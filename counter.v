==> flow/design.v <==
module counter(input clk, rst, enC, output integer counter);
	always @ (posedge clk, posedge rst) begin
		if (rst) 
			counter <= 0;
		else
			if (enC)
				counter <= counter + 1;
			else
				counter <= counter;
	end
endmodule
### Step by step through the tools: counter

What the tools print for counter, step after step.
Line numbers count from 1 in the design file above.
Operators: Yosys type, input widths -> output width; for muxes data width and select width s.
Library cell names are shortened.
The mark -- stands for no value.

* top: counter
* clock input: clk
* library: sky130hd
* timing corner: tt_025C_1v80

### Elaborated design

Counts by Yosys on the flattened word-level netlist (proc, flatten, opt, wreduce; memories kept). Register bits leave out memories and registers merged into their read ports (data or address); mux counts leave out enables and synchronous resets folded into registers. Print and check cells are left out. Cells with the same type and inputs are merged into one.

* input port bits: 3
* flip-flop bits (word level): 32
* output and inout port bits: 32
* elaborated cells: 2

* add/sub/neg operators: 1

Operators by type and width (count)
* $add 32x2->32 const B: 1

### Logic depth

Longest topological path by Yosys (ltp), each cell counted once; first at word level (registers and memories cut), then after technology mapping (sequential cells cut; the memories' decode and read muxes count).

* depth after elaboration: 1
* ABC_AREA: 0
* mapped depth: 5
* depth with buffers taken out: 5

### Mapped cells and area

Source: synth_stat.txt of the flow (Yosys; design flattened, memories mapped). It holds for the ABC_AREA given above (unset counts as 0); a run with the other value may have another netlist.

Cell types (count)
* dfrtp_1: 32
* xor2_1: 18
* xnor2_1: 13
* nor4_4: 2
* nand2_1: 11
* nand3_1: 8
* nor3_1: 6
* and4_1: 3
* and3_1: 4
* nand4_1: 4
* and4_4: 2
* nand4_4: 1
* nor4_1: 3
* nand3_4: 1
* nor2_1: 4
* nor4b_2: 1
* and2_1: 2
* ha_1: 1

Other cell types: 8; their cells: 10.

* flip-flop cells: 32
* buffer cells: 2
* mapped cells: 126
* sequential part of the area: 0.0008008 mm2
* mapped area: 0.0015102 mm2

### Timing after synthesis

OpenSTA on the mapped netlist: ideal clock, no wires. The path of least setup slack (recovery checks aside). Input and output delay are each 20% of the period. Register names are those of the netlist, which keeps one name where synthesis merged equal registers.

* path type: flip-flop to flip-flop
* from: register counter[11]
* to: register counter[31]
* stages: 6
* arrival: 1.432 ns
* period: 2.48 ns
* library setup time: 0.079 ns
* path delay: 1.511 ns
* setup slack: 0.968 ns
* path buffers: 1
* synthesis period reached: 1.512 ns

"path delay" is the arrival time less input delay plus setup time.
"stages": output pins that drive a net of the path, with the launching flip-flop's if there is one; two outputs of one cell count as two.
"synthesis period reached" is the clock period less the worst setup slack; recovery checks do not enter. This is arithmetic on one report: input and output delays are still those of the set period (20% each).
Between the ends stands the longest chain of elaborated cells between them, by number of cells; it is not shown to be the way that was timed. Of several equally long chains one is given.
A line is the first line of the expression or statement that the cell stems from. Yosys adds cells for indexed reads and writes and turns some case tables into memories.
At most two assigning lines are given for a register; there are more.

* path through: dfrtp_1 -> and4_4 -> nand4_4 -> buf_6 -> nor4_4 -> xor2_1
* cells in the longest elaborated chain: 1
* elaborated cells on any way between the ends: 1
* source lines of those cells: 1

RTL lines, path post-synthesis
* from (decl): line 1 `module counter(input clk, rst, enC, output integer counter);`
* from (assign): line 7 `counter <= counter + 1;`
* from (assign): line 9 `counter <= counter;`
* $add 32x2->32: line 7
* to (assign): line 7
* to (assign): line 9
* to (decl): line 1

### Timing after layout

From the final timing report of run 2: the path of least setup slack in the routed layout; clock arrival at registers is part of the times.

* path type: input port to flip-flop
* from: input port enC
* to: register counter[13]
* period: 2.48 ns
* setup slack: 0.48 ns
* path buffers: 1
* library setup time: 0.08 ns
* stages: 5
* arrival: 2.21 ns
* input delay: 0.50 ns

At most two assigning lines are given for a register; there are more.

* path through: clkdlybuf4s50_1 -> and4_2 -> nand4_1 -> nor2_1 -> xor2_1

RTL lines, path post-layout
* from (decl): line 1 `module counter(input clk, rst, enC, output integer counter);`
* to (assign): line 7 `counter <= counter + 1;`
* to (assign): line 9 `counter <= counter;`
* to (decl): line 1

Chain of elaborated cells between the ends: none given.

Appendix: measured runs

Record of 2 stored runs of the RTL-to-layout flow on counter, platform sky130hd. The runs are unordered. Constraints: input delay and output delay 20% of the set period each, output load 0.01 pF.
"period achieved" is the run's clock period less its worst setup slack. It is reckoned from that one timing run; input and output delays stay at 20% of the period that was set.
By "time of the worst setup path" is meant the share of the clock period that the worst setup path is allowed (20% is reserved at inputs, 20% at outputs), minus its slack. Clock arrival times at its registers enter into it.
By "total design power" is meant OpenSTA's value without simulated activity: inputs other than the clock are taken to toggle once in ten clock periods, and the tool carries that through the logic.

### Run 1

Settings: `period_ns=0.892`, `CORE_UTILIZATION=49`, `SETUP_SLACK_MARGIN=-0.05`, `PLACE_DENSITY_LB_ADDON=0.04`, `CELL_PAD_IN_SITES_GLOBAL_PLACEMENT=0`, `CELL_PAD_IN_SITES_DETAIL_PLACEMENT=2`, `ABC_AREA=0`, `SLEW_MARGIN=35`, `CAP_MARGIN=20`, `CORE_MARGIN=2`

No final report: placement broke off with DPL-0033.

### Run 2

Settings: `period_ns=2.48`, `CORE_UTILIZATION=67`, `SETUP_SLACK_MARGIN=0.09`, `PLACE_DENSITY=0.9`, `CORE_ASPECT_RATIO=0.55`, `CELL_PAD_IN_SITES_DETAIL_PLACEMENT=0`, `ABC_AREA=0`, `CTS_CLUSTER_SIZE=70`, `CTS_CLUSTER_DIAMETER=207`, `MAX_ROUTING_LAYER=met5`, `CAP_MARGIN=20`, `CORE_MARGIN=2`, `SLEW_MARGIN=20`

- Period achieved: 2.000 ns
- Time of the worst setup path: 1.50 ns
- Kind of the worst setup path: input port to flip-flop
- Total design power: 1352 uW
- Overall die area: 0.0026669 mm2
- Utilization in the final report: 94.9%
- Lowest setup slack: 0.480 ns
- Total negative setup slack: 0.000 ns
- Worst-case hold slack: 0.494 ns
- Area of the synthesized netlist: 0.0015102 mm2
- Standard-cell area after layout: 0.0019669 mm2
